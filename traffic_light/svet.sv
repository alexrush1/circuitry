==> flow/design.v <==
`timescale 1ns / 1ps
module bitcreator(
    input clk, 
    input [71:0] colordata, 
    output logic cled
    );
logic [5:0] cyc;                             
logic [4:0] cnt;                             
logic [5:0] coloraddr ;      
logic zerobit;
logic onebit;
always @(posedge clk) 
   begin
   cyc <= (cyc<(32-1)) ? cyc+1 : 0;
   zerobit <= (cyc > 1) & (cyc <= 16);
   onebit <= (cyc > 1) & (cyc <= 22);
   if (cyc == (32-1))            
        begin 
        cnt <= (cnt < 23) ? cnt+1 : 0;   
        if (cnt == 23) coloraddr <= (coloraddr < 19) ? coloraddr+1 : 0;
        end
   if (coloraddr < 16) cled <= 0;           
   else cled <= (colordata[((coloraddr-16)*24)+cnt]) ? onebit : zerobit;  
  end
endmodule
`timescale 1ns / 1ps 
module T_light( 
input clk,
output provod 
);  
logic [71:0]bit_array;
logic [1:0]state;  
logic [1:0]next_state;  
wire timer_one_second;
logic timer_one_second_reset;
timer one_second(.clock(clk), .reset(timer_one_second_reset), .finish(timer_one_second));
bitcreator bitcreator(.clk(clk), .colordata(bit_array), .cled(provod));
parameter state_green = 2'b00;
parameter state_yellow1 = 2'b01;
parameter state_red = 2'b10;
parameter state_yellow2 = 2'b11;
always @(posedge clk)
begin
        timer_one_second_reset = 0;
        next_state = state;
        case (state)
            0:
               begin
                   if(timer_one_second)
                   begin
                         timer_one_second_reset = 1;
                         next_state = state_yellow1;
                         bit_array <= {24'h000000, 24'h00ffff, 24'h000000};
                   end
               end
               1:
               begin
                   if(timer_one_second)
                   begin
                       timer_one_second_reset = 1;
                       next_state = state_red;
                       bit_array <= {24'h00ff00, 24'h000000, 24'h000000};
                   end
              end
               2:
               begin
                   if(timer_one_second)
                   begin
                       timer_one_second_reset = 1;
                       next_state = state_yellow2;
                       bit_array <= {24'h00ff00, 24'h00ffff, 24'h000000};
                   end
               end
               3:
               begin
                   if(timer_one_second)
                   begin
                       timer_one_second_reset = 1;
                       next_state = state_green;
                       bit_array <= {24'h000000, 24'h000000, 24'h0000ff};
                    end
                end
        endcase
        end
always @(posedge clk)
    state <= next_state;
endmodule
module timer 
#(parameter delay_bit = 23) 
( 
input clock, 
input reset, 
output finish 
); 
reg [delay_bit:0] counter; 
always @(posedge clock, posedge reset) 
begin 
if (reset) 
counter <= 0; 
else if (!counter[delay_bit]) 
counter <= counter + 1; 
end 
assign finish = counter [delay_bit]; 
endmodule
# Tool chain data of T_light
# The steps from the RTL of T_light to its reports follow in flow order.
# Lines are those of the file above, counted from 1.
# Operators: Yosys type, input widths -> output width; for muxes data width and select width s.
# Not given: --
# setup
top_module	T_light
clock_port	clk
lib	sky130hd
pvt_corner	tt_025C_1v80

# Word-level counts
# Source: Yosys, flattened and elaborated, memories not mapped. Widths are those after wreduce. Registers that Yosys merges into a memory's read port (data or address) are not register bits. Print and check cells do not count.
# bits
register_bits	121
output_inout_bits	1
inputBits	1
word_cells	57
# classes
compare	7
n_shift	1
n_mul	1
addsub	6
eq_ne	9
reduce_logical	5
n_mux	14
n_logic	2
# ops
op	n
$pmux 72 s4	1
$mux 72	4
$shiftx 72x32->1	1
$mul 32x2->29 const B	1
$add 32x5->32	1
$add 24x1->24 const B	1
$mux 24	1
$lt 6x5->1 const B	3
$add 6x1->6 const B	2
$le 6x5->1 const B	2
$ne 2x1->1 const B	4
$pmux 2 s4	1
$mux 2	4
$sub 6x5->7 const B	1
$gt 6x1->1 const B	1
$eq 6x5->1 const B	1
$add 5x1->5 const B	1
$lt 5x5->1 const B	1
$eq 5x5->1 const B	1
$reduce_and 5->1	1
$eq 2x2->1 const B	2
$reduce_bool 4->1	1
$reduce_or 4->1	1
$mux 1	3
$and 1x1->1	2
$eq 2x1->1 const B	1
$logic_not 2->1	1
$reduce_and 2->1	1

# Longest topological paths
# Depth = most cells in a row (Yosys ltp): at word level without a register or memory, in the mapped netlist without a sequential cell, where the memories' decode and read muxes count.
# logic_depth
ltp_word	5
abc_area	0
ltp_mapped	8
depth_no_buf	8

# Netlist
# The flow's flattened synthesis, as Yosys stat reports it; memories are mapped. The netlist is that of the ABC_AREA named above (0 if unset); the other value can give another one.
# The area totals of this step are shown rounded.
# by_type
type	n	area_total_um2
sky130_fd_sc_hd__dfrtp_1	24	600.576
sky130_fd_sc_hd__edfxtp_1	14	420.403
sky130_fd_sc_hd__dfxtp_1	14	280.269
sky130_fd_sc_hd__ha_1	20	250.24
sky130_fd_sc_hd__xnor2_1	26	227.718
sky130_fd_sc_hd__nand3_1	19	95.091
sky130_fd_sc_hd__nor2_1	21	78.826
sky130_fd_sc_hd__inv_1	18	67.565
sky130_fd_sc_hd__a21oi_1	12	60.058
sky130_fd_sc_hd__xor2_1	6	52.55
sky130_fd_sc_hd__nand2_1	13	48.797
sky130_fd_sc_hd__fa_1	2	40.038
sky130_fd_sc_hd__and3_1	5	31.28
sky130_fd_sc_hd__nand4_1	5	31.28
sky130_fd_sc_hd__nor3_1	6	30.029
sky130_fd_sc_hd__nand3b_1	3	22.522
sky130_fd_sc_hd__o21bai_1	3	22.522
sky130_fd_sc_hd__mux2i_1	2	20.019
# Other cell types: 32; their cells: 43.
# synth_totals
ff_cells	52
yosys_area_um2	2720
buffers	3
seq_area_um2	1300
cells	256
# By module: a second synthesis without flattening, with its own total; a netlist apart from the flattened one above.
# unflattened
cells_unflattened	291
area_unflattened_um2	3310
# Rows give one instance, submodules left out.
# by_module
module	n_cells	area_um2	mod_seq_area_um2	instances
bitcreator	166	1850	510	1
timer	101	1130	601	1
T_light	24	328	190	1

# Path before layout
# Path of least setup slack by OpenSTA after synthesis, without wires, with an ideal clock, recovery checks aside; 20% of the period is set as input and as output delay. Where synthesis merged equal registers, the netlist keeps one of their names.
# synth_path
kind	register to register
start	register bitcreator.coloraddr[0]
end	register bitcreator.cled
slack_ps	2716
t_arrival_ps	2176
tclk_ps	5020
path_buffers	0
setup_ps	128
t_required_ps	4892
driving_pins	8
t_first_pin_ps	0
path_delay_ps	2304
period_less_setup_slack_ps	2304
# "path_delay_ps" = arrival - input delay + setup time.
# "driving_pins": output pins that drive a net of the path, with the launching flip-flop's if there is one; two outputs of one cell count as two.
# "period_less_setup_slack_ps" = period - worst setup slack (recovery checks aside). The figure is calculated, with input and output delays left at 20% of the set period.
# The rows between start and end are the longest chain of elaborated cells between them; the timing report does not say that the signal goes this way. Where chains are equally long, one stands for them.
# A line is the first line of the expression or statement that the cell stems from. Yosys adds cells for indexed reads and writes and turns some case tables into memories.
# synth_via
path_cell_list	sky130_fd_sc_hd__edfxtp_1 > sky130_fd_sc_hd__ha_1 > sky130_fd_sc_hd__fa_1 > sky130_fd_sc_hd__or2b_1 > sky130_fd_sc_hd__o22a_1 > sky130_fd_sc_hd__a211oi_2 > sky130_fd_sc_hd__a21oi_1 > sky130_fd_sc_hd__nand4b_1
elab_chain_cells	5
cells_between	6
cone_lines	2
classes_between	add/sub (2); mul (1); compare (1); shift (1); mux (1)
# synth_rtl
item	line	source
from (decl)	9	logic [5:0] coloraddr ;
from (assign)	20	if (cnt == 23) coloraddr <= (coloraddr < 19) ? coloraddr+1 : 0;
$sub 6x5->7	23	else cled <= (colordata[((coloraddr-16)*24)+cnt]) ? onebit : zerobit;
$mul 32x2->29	23
$add 32x5->32	23
$shiftx 72x32->1	23
$mux 1	23
to (assign)	22	if (coloraddr < 16) cled <= 0;
to (assign)	23
to (decl)	5	output logic cled

# Worst path after layout
# Path of least setup slack in the final report of run 1 (OpenROAD, finished layout, wires in). Where an end is a register, its clock arrival counts in the times.
# The report prints the path's times to 10 ps; the period is as set.
# layout_path
kind	register to register
start	register bitcreator.coloraddr[0]
end	register bitcreator.cled
t_arrival_ps	2660
t_first_pin_ps	290
path_buffers	0
slack_ps	1620
t_required_ps	4280
driving_pins	8
setup_ps	110
tclk_ps	4090
# The rows between start and end are the longest chain of elaborated cells between them; the timing report does not say that the signal goes this way. Where chains are equally long, one stands for them.
# layout_via
path_cell_list	sky130_fd_sc_hd__edfxtp_1 > sky130_fd_sc_hd__ha_1 > sky130_fd_sc_hd__fa_1 > sky130_fd_sc_hd__or2b_1 > sky130_fd_sc_hd__o22a_1 > sky130_fd_sc_hd__a211oi_2 > sky130_fd_sc_hd__a21oi_1 > sky130_fd_sc_hd__nand4b_1
elab_chain_cells	5
cells_between	6
cone_lines	2
classes_between	add/sub (2); mul (1); compare (1); shift (1); mux (1)
# layout_rtl
item	line	source
from (decl)	9	logic [5:0] coloraddr ;
from (assign)	20	if (cnt == 23) coloraddr <= (coloraddr < 19) ? coloraddr+1 : 0;
$sub 6x5->7	23	else cled <= (colordata[((coloraddr-16)*24)+cnt]) ? onebit : zerobit;
$mul 32x2->29	23
$add 32x5->32	23
$shiftx 72x32->1	23
$mux 1	23
to (assign)	22	if (coloraddr < 16) cled <= 0;
to (assign)	23
to (decl)	5	output logic cled

T_light through Yosys and OpenROAD on sky130hd: 2 stored runs, unordered, with their settings and measured results. The constraints put input and output delay at 20% of the set period each and load the outputs with 0.01 pF.
"period_less_ws_ps": clock period set for the run, less the worst setup slack. It is reckoned from that one timing run; input and output delays stay at 20% of the period that was set.
"worst_setup_path_time_ps": the worst setup path's part of the clock period (all of it between registers, 20% less for each end at a port) less its slack. A launch clock that arrives late makes it longer, a capture clock that arrives late makes it shorter.
"design_power_uw" rests on the timing tool's default activity at the inputs, not on a simulated workload.
"worst_setup_path_time_ps" is known to 10 ps.
The results are shown rounded.

Run 1, flow files:
==> flow/run.sh <==
#!/bin/bash
# the make line also repeats the synthesis and layout settings of config.mk as NAME=value (left out here)
make -C /OpenROAD-flow-scripts/flow DESIGN_CONFIG=/design/flow/config.mk WORK_HOME=/design/flow/orfs CLKGATE_MAP_FILE= finish
==> flow/config.mk <==
export PLATFORM = sky130hd
export DESIGN_NAME = T_light
export DESIGN_NICKNAME = T_light
export VERILOG_FILES = /design/flow/design.v
export SDC_FILE = /design/flow/constraint.sdc
export NUM_CORES = 4
export LEC_CHECK = 0
export ABC_AREA = 0
export CAP_MARGIN = 30
export CORE_ASPECT_RATIO = 0.8
export CORE_MARGIN = 3
export CORE_UTILIZATION = 42
export CTS_CLUSTER_DIAMETER = 108
export CTS_CLUSTER_SIZE = 43
export GPL_ROUTABILITY_DRIVEN = 0
export HOLD_SLACK_MARGIN = -0.05
export MAX_ROUTING_LAYER = met4
export MIN_ROUTING_LAYER = met2
export PLACE_DENSITY = 0.52
export SLEW_MARGIN = 20
==> flow/constraint.sdc <==
create_clock -name core_clock -period 4.09 [get_ports {clk}]
set_input_delay 0.8180 -clock core_clock [delete_from_list [all_inputs] [get_ports {clk}]]
set_output_delay 0.8180 -clock core_clock [all_outputs]
set_load 0.01 [all_outputs]

==> results of run 1, as CSV <==
result,value
period_less_ws_ps,2470
fin_util_frac,0.481
fin_ws_ps,1620
die_um2,7490
synthesis_area_um2,2720
finalCellArea_um2,2940
final_setup_tns_ps,0
worst_setup_path_time_ps,2470
worst_setup_path_type,"register to register"
design_power_uw,819

Run 2, flow files:
==> flow/run.sh <==
#!/bin/bash
# the make line also repeats the synthesis and layout settings of config.mk as NAME=value (left out here)
make -C /OpenROAD-flow-scripts/flow DESIGN_CONFIG=/design/flow/config.mk WORK_HOME=/design/flow/orfs CLKGATE_MAP_FILE= finish
==> flow/config.mk <==
export PLATFORM = sky130hd
export DESIGN_NAME = T_light
export DESIGN_NICKNAME = T_light
export VERILOG_FILES = /design/flow/design.v
export SDC_FILE = /design/flow/constraint.sdc
export NUM_CORES = 4
export LEC_CHECK = 0
export CAP_MARGIN = 20
export CORE_MARGIN = 2
export CORE_UTILIZATION = 69
export CTS_CLUSTER_SIZE = 19
export MIN_ROUTING_LAYER = met2
export PLACE_DENSITY_LB_ADDON = 0.16
export SLEW_MARGIN = 20
==> flow/constraint.sdc <==
create_clock -name core_clock -period 2.12 [get_ports {clk}]
set_input_delay 0.4240 -clock core_clock [delete_from_list [all_inputs] [get_ports {clk}]]
set_output_delay 0.4240 -clock core_clock [all_outputs]
set_load 0.01 [all_outputs]

==> results of run 2, as CSV <==
result,value
fin_util_frac,0.798
design_power_uw,1580
period_less_ws_ps,2285
die_um2,4460
final_setup_tns_ps,-165
worst_setup_path_time_ps,2290
worst_setup_path_type,"register to register"
synthesis_area_um2,2720
finalCellArea_um2,2970
fin_ws_ps,-165
